==> flow/design.v <==
`timescale 1ns / 1ps
module moving_average_v2 (
    input wire clk,           
    input wire rst_n,         
    input wire enable,        
    input wire data_refresh,  
    input wire output_refresh_mode,  
    input wire signed [15:0] din,    
    input wire [2:0] mode,    
    output reg signed [15:0] dout,   
    output reg output_pulse   
);
reg signed [19:0] sum;     
reg signed [15:0] init_din;  
reg [3:0] cnt;            
reg [15:0] history [0:15];  
reg init_flag;            
always @(posedge clk or negedge rst_n) begin
    if (!rst_n) begin
        sum <= 20'b0;
        cnt <= 4'b0;
        for (integer i=0; i<16; i=i+1) begin
            history[i] <= 16'b0;
        end
        init_flag <= 1'b0;
        dout <= 16'b0;
        output_pulse <= 1'b0;
    end else if (enable) begin
        if (data_refresh) begin
            for (integer i=15; i>0; i=i-1) begin
                history[i] <= history[i-1];
            end
            history[0] <= din;
            if (!init_flag) begin
                if (cnt == 0) begin
                    init_din <= din;
                    sum <= $signed(din) << 4;   
                end else if (cnt <= 15) begin
                    sum <= sum - $signed(init_din) + $signed(din);   
                end
                if (cnt == 15) begin
                    init_flag <= 1'b1;
                end
                cnt <= cnt + 1;
            end else begin
                sum <= sum + $signed(din) - $signed(history[15]);   
            end
        end
        output_pulse <= 1'b0;
        if (enable && data_refresh) begin
            if (output_refresh_mode) begin
                output_pulse <= 1'b1;
            end else begin
                case (mode)
                    3'b000: output_pulse <= 1'b1;
                    3'b001: output_pulse <= (cnt[0] == 1'b1);
                    3'b010: output_pulse <= (cnt[1:0] == 2'b10);
                    3'b011: output_pulse <= (cnt[1:0] == 2'b11);
                    3'b100: output_pulse <= (cnt == 4'b0111);
                    3'b101: output_pulse <= (cnt == 4'b1111);
                    default: output_pulse <= 1'b1;
                endcase
            end
        end
        if (enable) begin
            case (mode)
                3'b000: dout <= din;
                3'b001: dout <= ($signed(prev_din) + $signed(din)) >>> 1;
                3'b010: dout <= ($signed(prev_prev_din) + $signed(prev_din) + $signed({din,1'b0})) >>> 2;
                3'b011: dout <= ($signed(prev_prev_din) + $signed(prev_din) + $signed(din) + $signed(sum[19:3])) >>> 2;
                3'b100: dout <= sum[19:4];
                3'b101: dout <= sum[19:4];
                default: dout <= din;
            endcase
        end
    end
end
endmodule
* Tool chain data of moving_average_v2
The steps from the RTL of moving_average_v2 to its reports follow in flow order.
Lines are those of the file above, counted from 1.
Operators carry their Yosys type and port widths (W data, S select, Z words).
Library cell names are shortened.
The mark - stands for no value.
- Top module :: moving_average_v2
- Clock :: clk
- Standard-cell library :: sky130hd
- Library corner :: tt_025C_1v80

* After elaboration
Source: Yosys, flattened and elaborated. Widths are those after wreduce. Registers that Yosys merges into a memory's read port (data or address) are not register bits. Print and check cells do not count. Equal cells are merged and count once.
- Bits in registers :: 314
- Bits in latches :: 0
- Memory bits (writable) :: 0
- Bits in read-only memories :: 0
- Word width x clocked read ports :: 0
- Memories kept :: 0
- Bits of input ports :: 24
- Output and inout port bits :: 17
- Word-level cells :: 60
- $add $sub $neg :: 10
- $mul :: 0
- Divide/modulo/power cells :: 0
- Magnitude comparators :: 1
- Eq/ne operators :: 9
- Shift operators :: 0
- Mux-type cells :: 9
- Bitwise gates (word level) :: 1
- Reduce/logical cells :: 8
** Operator list (number)
- $pmux W16 S4 :: 1
- $mux W20 :: 3
- $add A20 B16 Y20 :: 2
- $sub A20 B16 Y20 :: 2
- $add A17 B17 Y17 :: 1
- $add A2 B16 Y17 :: 1
- $add A2 B17 Y17 :: 1
- $add A1 B16 Y16 :: 1
- $eq A3 B2 Y1 const B :: 2
- $eq A3 B3 Y1 const B :: 2
- $reduce_and A3 Y1 :: 2
- $reduce_and A5 Y1 :: 1
- $pmux W1 S5 :: 1
- $eq A2 B2 Y1 const B :: 2
- $add A4 B1 Y4 const B :: 1
- $eq A4 B3 Y1 const B :: 1
- $le A4 B4 Y1 const B :: 1
- $eq A4 B4 Y1 const B :: 1
- $logic_not A4 Y1 :: 1
- $mux W1 :: 4
- $eq A3 B1 Y1 const B :: 1
- $reduce_bool A3 Y1 :: 1
- $add A1 B1 Y2 :: 1
- $reduce_and A2 Y1 :: 1
- $reduce_or A2 Y1 :: 1
- $logic_and A1 B1 Y1 :: 1
- $not A1 Y1 :: 1

* Depth
Depth = most cells in a row (Yosys ltp): at word level without a register or memory, in the mapped netlist without a sequential cell, where the memories' decode and read muxes count.
- Depth after elaboration :: 5
- ABC_AREA :: 0
- Gate-level depth with buffers :: 13
- Mapped depth without buffers :: 13

* Netlist
The flow's flattened synthesis, as Yosys stat reports it; memories are mapped. The netlist is that of the ABC_AREA named above (0 if unset); the other value can give another one.
Totals and module areas in this step are rounded.
** Cell types
- dfrtp_1 :: number 298, area in all 7.46E+03 µm²
- nand2_1 :: number 773, area in all 2.9E+03 µm²
- fa_1 :: number 38, area in all 760.73 µm²
- ha_1 :: number 44, area in all 550.528 µm²
- edfxtp_1 :: number 16, area in all 480.461 µm²
- inv_1 :: number 124, area in all 465.446 µm²
- mux4_2 :: number 15, area in all 337.824 µm²
- a21oi_1 :: number 67, area in all 335.322 µm²
- clkbuf_1 :: number 68, area in all 255.245 µm²
- xnor2_1 :: number 21, area in all 183.926 µm²
- mux2_2 :: number 16, area in all 180.173 µm²
- o21ai_0 :: number 35, area in all 175.168 µm²
- nor2_1 :: number 43, area in all 161.405 µm²
- a211oi_1 :: number 15, area in all 112.608 µm²
- xor2_1 :: number 11, area in all 96.342 µm²
- o211ai_1 :: number 12, area in all 90.086 µm²
- a21o_1 :: number 10, area in all 75.072 µm²
- and3_1 :: number 12, area in all 75.072 µm²
Other cell types: 45; their cells: 133.
- Mapped cells :: 1751
- Synthesis area :: 15600 µm²
- Sequential part of the area :: 7940 µm²
- Flip-flops :: 314
- Buffers :: 81

* Path before layout
Path of least setup slack by OpenSTA after synthesis, without wires, with an ideal clock, recovery checks aside; 20% of the period is set as input and as output delay. Where synthesis merged equal registers, the netlist keeps one of their names.
- Path type :: input -> register
- From :: in din[10]
- To :: reg sum[19]
- Clock period :: 2970 ps
- Input delay :: 594 ps
- Setup time :: 71 ps
- Launch time at the first pin :: 594 ps
- Data arrival time :: 2994 ps
- Data required time :: 2899 ps
- Setup slack :: -95 ps
- Delay of the path :: 2471 ps
- Stages on the path :: 12
- Buffers on the path :: 1
- Period reached after synthesis :: 3065 ps
"delay of the path" = arrival - input delay + setup time.
"stages on the path" counts driving pins, that of a launching flip-flop among them; a cell with two outputs on the path counts twice.
"period reached after synthesis" = period - worst setup slack (recovery checks aside). The figure is calculated, with input and output delays left at 20% of the set period.
The rows between start and end are the longest chain of elaborated cells between them; the timing report does not say that the signal goes this way. Where chains are equally long, one stands for them.
A line is the first line of the expression or statement that the cell stems from. Yosys adds cells for indexed reads and writes and turns some case tables into memories.
At most two assigning lines are given for a register; there are more.
- Cell sequence :: inv_1 fa_1 inv_1 ha_1 buf_6 a211oi_2 o21ai_1 o311ai_2 a31oi_1 or4_1 a211o_1 nand4_1
- Length of the longest elaborated chain :: 4
- Elaborated cells on any way between the ends :: 6
- Source lines of those cells :: 5
- Those cells by class :: add/sub: 3; mux: 3
** RTL lines, path after synthesis
- from (decl) :: RTL line 8 : input wire signed [15:0] din,
- $add A20 B16 Y20 :: RTL line 39 : sum <= sum - $signed(init_din) + $signed(din);
- $mux W20 :: RTL line 38 : end else if (cnt <= 15) begin
- $mux W20 :: RTL line 35 : if (cnt == 0) begin
- $mux W20 :: RTL line 34 : if (!init_flag) begin
- to (assign) :: RTL line 37 : sum <= $signed(din) << 4;
- to (assign) :: RTL line 39
- to (decl) :: RTL line 13 : reg signed [19:0] sum;

* Worst path after layout
Path of least setup slack in the final report of run 1 (OpenROAD, finished layout, wires in). Where an end is a register, its clock arrival counts in the times.
The path's times are printed in steps of 10 ps; the period is the one set.
- Path type :: input -> register
- From :: in din[1]
- To :: reg sum[16]
- Clock period :: 5250 ps
- Input delay :: 1050 ps
- Setup time :: 120 ps
- Launch time at the first pin :: 1050 ps
- Data arrival time :: 4380 ps
- Data required time :: 5650 ps
- Setup slack :: 1270 ps
- Stages on the path :: 12
- Buffers on the path :: 1
The rows between start and end are the longest chain of elaborated cells between them; the timing report does not say that the signal goes this way. Where chains are equally long, one stands for them.
At most two assigning lines are given for a register; there are more.
- Cell sequence :: clkdlybuf4s50_1 inv_1 fa_1 inv_1 fa_1 a21o_1 a2bb2oi_1 o21ai_1 a2111oi_0 a211oi_1 a211oi_1 a211oi_1
- Length of the longest elaborated chain :: 4
- Elaborated cells on any way between the ends :: 6
- Source lines of those cells :: 5
- Those cells by class :: add/sub: 3; mux: 3
** RTL lines, path after layout
- from (decl) :: RTL line 8 : input wire signed [15:0] din,
- $add A20 B16 Y20 :: RTL line 39 : sum <= sum - $signed(init_din) + $signed(din);
- $mux W20 :: RTL line 38 : end else if (cnt <= 15) begin
- $mux W20 :: RTL line 35 : if (cnt == 0) begin
- $mux W20 :: RTL line 34 : if (!init_flag) begin
- to (assign) :: RTL line 37 : sum <= $signed(din) << 4;
- to (assign) :: RTL line 39
- to (decl) :: RTL line 13 : reg signed [19:0] sum;

--- measured runs ---
Flow measurements of moving_average_v2 on sky130hd: 2 stored runs with different settings, listed in no order. Input and output delays are each 20% of the period that was set; the output load is 0.01 pF.
"period achieved" means the clock period less the worst setup slack. The figure is calculated, with input and output delays left at 20% of the set period.
"critical path time" is the time allowed to the run's worst setup path (the clock period less input and output delay, where it has them) less its slack. Clock arrival times count: a late capture clock shortens it, a late launch clock lengthens it.
"total power of the final layout": no workload was simulated; the value follows from the tool's default switching activity.
"critical path time" is known to 10 ps.
Measured values are rounded.

** Run 1
- Settings :: period_ns=5.25; CAP_MARGIN=20; CORE_MARGIN=2; CORE_UTILIZATION=40; SLEW_MARGIN=20
- Critical path time :: 2930 ps
- Critical path kind :: input -> register
- Period achieved :: 3976 ps
- Netlist area reported by Yosys :: 15600 µm²
- Lowest setup slack :: 1270 ps
- Total power of the final layout :: 9290 µW
- Standard-cell area of the final layout :: 17700 µm²
- Utilization in the final report :: 45.9%
- Area inside the die boundary :: 40700 µm²
- Setup TNS :: 0 ps

** Run 2
- Settings :: period_ns=2.38; CORE_UTILIZATION=23; SETUP_SLACK_MARGIN=-0.1; PLACE_DENSITY=0.95; CORE_ASPECT_RATIO=0.87; GPL_TIMING_DRIVEN=0; GPL_ROUTABILITY_DRIVEN=0; CTS_CLUSTER_SIZE=93; CTS_CLUSTER_DIAMETER=34; SLEW_MARGIN=30; MIN_ROUTING_LAYER=met1; MAX_ROUTING_LAYER=met5; CAP_MARGIN=20; CORE_MARGIN=2
- Netlist area reported by Yosys :: 15600 µm²
- Total power of the final layout :: 24900 µW
- Lowest setup slack :: -875 ps
- Utilization in the final report :: 29.0%
- Period achieved :: 3255 ps
- Standard-cell area of the final layout :: 19600 µm²
- Setup TNS :: -12300 ps
- Area inside the die boundary :: 70000 µm²
- Critical path time :: 3250 ps
- Critical path kind :: register -> register
--- end ---
